==> flow/design.v <==
module uart_tx
#(parameter DATA_LEN = 8,
  parameter CLK_DIV = 100  
)
(
    input logic [DATA_LEN-1:0] data,
    input logic send_en,
    input logic clk,
    input logic rst_n,   
    output logic next_d_ready,
    output logic tx_op
);
localparam DATA_WIDTH = $clog2(DATA_LEN);
localparam CLK_WIDTH = $clog2(CLK_DIV);
typedef enum logic [1:0] {
    S_IDLE  = 2'b00,
    S_START = 2'b01,
    S_DATA  = 2'b10,
    S_STOP  = 2'b11
} state_t;
state_t curr_state, next_state;
logic [CLK_WIDTH-1:0] clk_count;
logic [DATA_WIDTH-1:0] bit_count;
assign next_d_ready = (curr_state == S_IDLE);
always_ff @(posedge clk or negedge rst_n) begin
    if (!rst_n) begin
        curr_state <= S_IDLE;
        clk_count <= '0;
        bit_count <= '0;
    end else begin
        curr_state <= next_state;
        if (curr_state != next_state) begin
            clk_count <= '0;
        end else if (clk_count < CLK_DIV - 1) begin
            clk_count <= clk_count + 1;
        end
        if (curr_state == S_DATA && clk_count == CLK_DIV - 1) begin
            if (bit_count < DATA_LEN - 1) begin
                bit_count <= bit_count + 1;
            end else begin
                bit_count <= '0;
            end
        end
    end
end
always_comb begin
    next_state = curr_state;   
    case (curr_state)
        S_IDLE: begin
            if (send_en)
                next_state = S_START;
        end
        S_START: begin
            if (clk_count == CLK_DIV - 1)
                next_state = S_DATA;
        end
        S_DATA: begin
            if (clk_count == CLK_DIV - 1 && bit_count == DATA_LEN - 1)
                next_state = S_STOP;
        end
        S_STOP: begin
            if (clk_count == CLK_DIV - 1)
                next_state = S_IDLE;
        end
    endcase
end
always_comb begin
    case (curr_state)
        S_IDLE:  tx_op = 1'b1;
        S_START: tx_op = 1'b0;
        S_DATA:  tx_op = data[bit_count];
        S_STOP:  tx_op = 1'b1;
        default: tx_op = 1'b1;
    endcase
end
endmodule
Step by step through the tools: uart_tx
What the tools print for uart_tx, step after step.
Lines are those of the file above, counted from 1.
Operators carry their Yosys type and port widths (W data, S select, Z words).
Library cell names are shortened.
The mark -- stands for no value.
- top: uart_tx
- clock port: clk
- library: sky130hd
- library corner: tt_025C_1v80

Elaborated design
Yosys after proc, flatten, opt, wreduce and memory -nomap, before mapping. Memory bits, and registers merged into a memory's read port (data or address), are not among the register bits. Print and check cells are not counted. Equal cells are merged and count once.
- register bits after elaboration at 12
- bits of input ports at 11
- elaborated cells at 28
- noted reductions and logical operators: 5
- $lt $le $gt $ge: 2
- multiplexer cells at 9
- noted $add $sub $neg: 2
- noted eq/ne operators: 6
- shift operators at 1
- operators by type and width (kind ; number):
    $mux W7 ; 2
    $shiftx A8 B3 Y1 ; 1
    $pmux W2 S4 ; 1
    $mux W2 ; 4
    $add A7 B1 Y7 const B ; 1
    $lt A7 B7 Y1 const B ; 1
    $eq A7 B7 Y1 const B ; 1
    $eq A2 B2 Y1 const B ; 2
    $add A3 B1 Y3 const B ; 1
    $lt A3 B3 Y1 const B ; 1
    $eq A3 B3 Y1 const B ; 1
    $pmux W1 S3 ; 1
    $mux W3 ; 1
    $logic_and A1 B1 Y1 ; 2
    $eq A2 B1 Y1 const B ; 1
    $ne A2 B2 Y1 ; 1
    $logic_not A2 Y1 ; 1
    $reduce_bool A2 Y1 ; 1
    $reduce_or A2 Y1 ; 1

Depth
Longest topological path by Yosys (ltp), each cell counted once; first at word level (registers and memories cut), then after technology mapping (sequential cells cut; the memories' decode and read muxes count).
- noted word-level depth: 6
- ABC_AREA at 0
- gate-level depth with buffers: 7

Synthesis result
Source: synth_stat.txt of the flow (Yosys; design flattened, memories mapped). It holds for the ABC_AREA given above (unset counts as 0); a run with the other value may have another netlist.
- buffers: 2
- synthesis area at 845.8 um^2
- noted area of sequential cells: 300.3 um^2
- mapped flip-flops at 12
- standard cells after synthesis at 88
- cell types (cell ; number):
    dfrtp_1 ; 12
    ha_1 ; 7
    mux2i_1 ; 4
    nor3_1 ; 6
    nand2_1 ; 7
    nand3_1 ; 5
    a211oi_1 ; 3
    mux4_2 ; 1
    or3b_1 ; 2
    xor2_1 ; 2
    a21oi_1 ; 3
    inv_1 ; 4
    nor2_1 ; 4
    a31oi_1 ; 2
    and3_1 ; 2
    nand2b_1 ; 2
    nand4_1 ; 2
    buf_6 ; 1
Not listed: further types 18, cells in them 19.

Timing after synthesis
OpenSTA on the mapped netlist: ideal clock, no wires. The path of least setup slack (recovery checks aside). Input and output delay are each 20% of the period. Register names are those of the netlist, which keeps one name where synthesis merged equal registers.
- path kind: register -> register
- start point: reg curr_state[0]
- end point: reg clk_count[2]
- stages on the path at 8
- noted path delay: 2220 ps
- setup slack: 349 ps
- noted period: 2570 ps
- arrival at 2060 ps
- noted required time: 2410 ps
- buffers on the path at 1
- setup time at 160 ps
- noted launch time at the first pin: 0 ps
- noted synthesis period reached: 2221 ps
"path delay" is the arrival time less input delay plus setup time.
"stages on the path": output pins that drive a net of the path, with the launching flip-flop's if there is one; two outputs of one cell count as two.
"synthesis period reached" = period - worst setup slack (recovery checks aside). The figure is calculated, with input and output delays left at 20% of the set period.
The rows between start and end are the longest chain of elaborated cells between them; the timing report does not say that the signal goes this way. Where chains are equally long, one stands for them.
A line is the first line of the expression or statement that the cell stems from. Yosys adds cells for indexed reads and writes and turns some case tables into memories.
At most two assigning lines are given for a register; there are more.
- cell sequence: dfrtp_1 > inv_1 > ha_1 > buf_6 > or3b_1 > or2_0 > a222oi_1 > nor3_1
- noted length of the longest elaborated chain: 4
- elaborated cells on any way between the ends at 12
- those cells by class: 4 x eq/ne; 6 x mux; 2 x reduce/logical
- ends and longest elaborated chain, post-synthesis (what ; RTL line ; RTL):
    start: declaration ; 21 ; state_t curr_state, next_state;
    start: assignment ; 27 ; curr_state <= S_IDLE;
    start: assignment ; 31 ; curr_state <= next_state;
    $mux W2 ; 62 ; if (clk_count == CLK_DIV - 1)
    $pmux W2 S4 ; 48 ; case (curr_state)
    $ne A2 B2 Y1 ; 32 ; if (curr_state != next_state) begin
    $mux W7 ; 32 ;
    end: assignment ; 33 ; clk_count <= '0;
    end: assignment ; 35 ; clk_count <= clk_count + 1;
    end: declaration ; 22 ; logic [CLK_WIDTH-1:0] clk_count;

Path in the finished layout
Path of least setup slack in the final report of run 1 (OpenROAD, finished layout, wires in). Where an end is a register, its clock arrival counts in the times.
The path's times are printed in steps of 10 ps; the period is the one set.
- path kind: input -> output
- start point: in data[0]
- end point: out tx_op
- setup slack: 800 ps
- noted period: 4050 ps
- stages on the path at 5
- noted required time: 3240 ps
- buffers on the path at 2
- arrival at 2440 ps
- noted launch time at the first pin: 810 ps
The rows between start and end are the longest chain of elaborated cells between them; the timing report does not say that the signal goes this way. Where chains are equally long, one stands for them.
- cell sequence: clkdlybuf4s50_1 > mux4_2 > o2111ai_1 > a21oi_1 > clkdlybuf4s50_1
- noted length of the longest elaborated chain: 2
- elaborated cells on any way between the ends at 2
- those cells by class: 1 x shift; 1 x mux
- ends and longest elaborated chain, after layout (what ; RTL line ; RTL):
    start: declaration ; 6 ; input logic [DATA_LEN-1:0] data,
    $shiftx A8 B3 Y1 ; 71 ; S_DATA:  tx_op = data[bit_count];
    $pmux W1 S3 ; 68 ; case (curr_state)
    end: declaration ; 11 ; output logic tx_op

Memo
Re: implementation data of uart_tx

Module uart_tx, platform sky130hd: 2 stored runs of the flow (Yosys, OpenROAD) with differing settings, in no particular order. Input and output delays are each 20% of the period that was set; the output load is 0.01 pF.
By "clock period reached" is meant the clock period of the run minus its worst setup slack. This is arithmetic on one report: input and output delays are still those of the set period (20% each).

Run 1
Settings were period_ns = 4.05; CORE_UTILIZATION = 35; SETUP_SLACK_MARGIN = 0.42; PLACE_DENSITY_LB_ADDON = 0.12; CORE_ASPECT_RATIO = 1.74; GPL_TIMING_DRIVEN = 0; GPL_ROUTABILITY_DRIVEN = 0; CTS_CLUSTER_SIZE = 15; CTS_CLUSTER_DIAMETER = 359; CAP_MARGIN = 15; SLEW_MARGIN = 10; MIN_ROUTING_LAYER = met2; CORE_MARGIN = 2
- noted the post-layout utilization: 45.9%
- die footprint at 2840.9 um^2
- synthesis area at 845.8 um^2
- standard-cell area after routing: 1057.3 um^2
- clock period reached at 3247 ps
- noted the worst slack on setup checks: 803 ps

Run 2
Settings were period_ns = 1.42; CAP_MARGIN = 20; CORE_MARGIN = 2; CORE_UTILIZATION = 40; SLEW_MARGIN = 20
- noted the post-layout utilization: 71.0%
- die footprint at 2498.5 um^2
- synthesis area at 845.8 um^2
- standard-cell area after routing: 1407.6 um^2
- clock period reached at 1926 ps
- noted the worst slack on setup checks: -506 ps
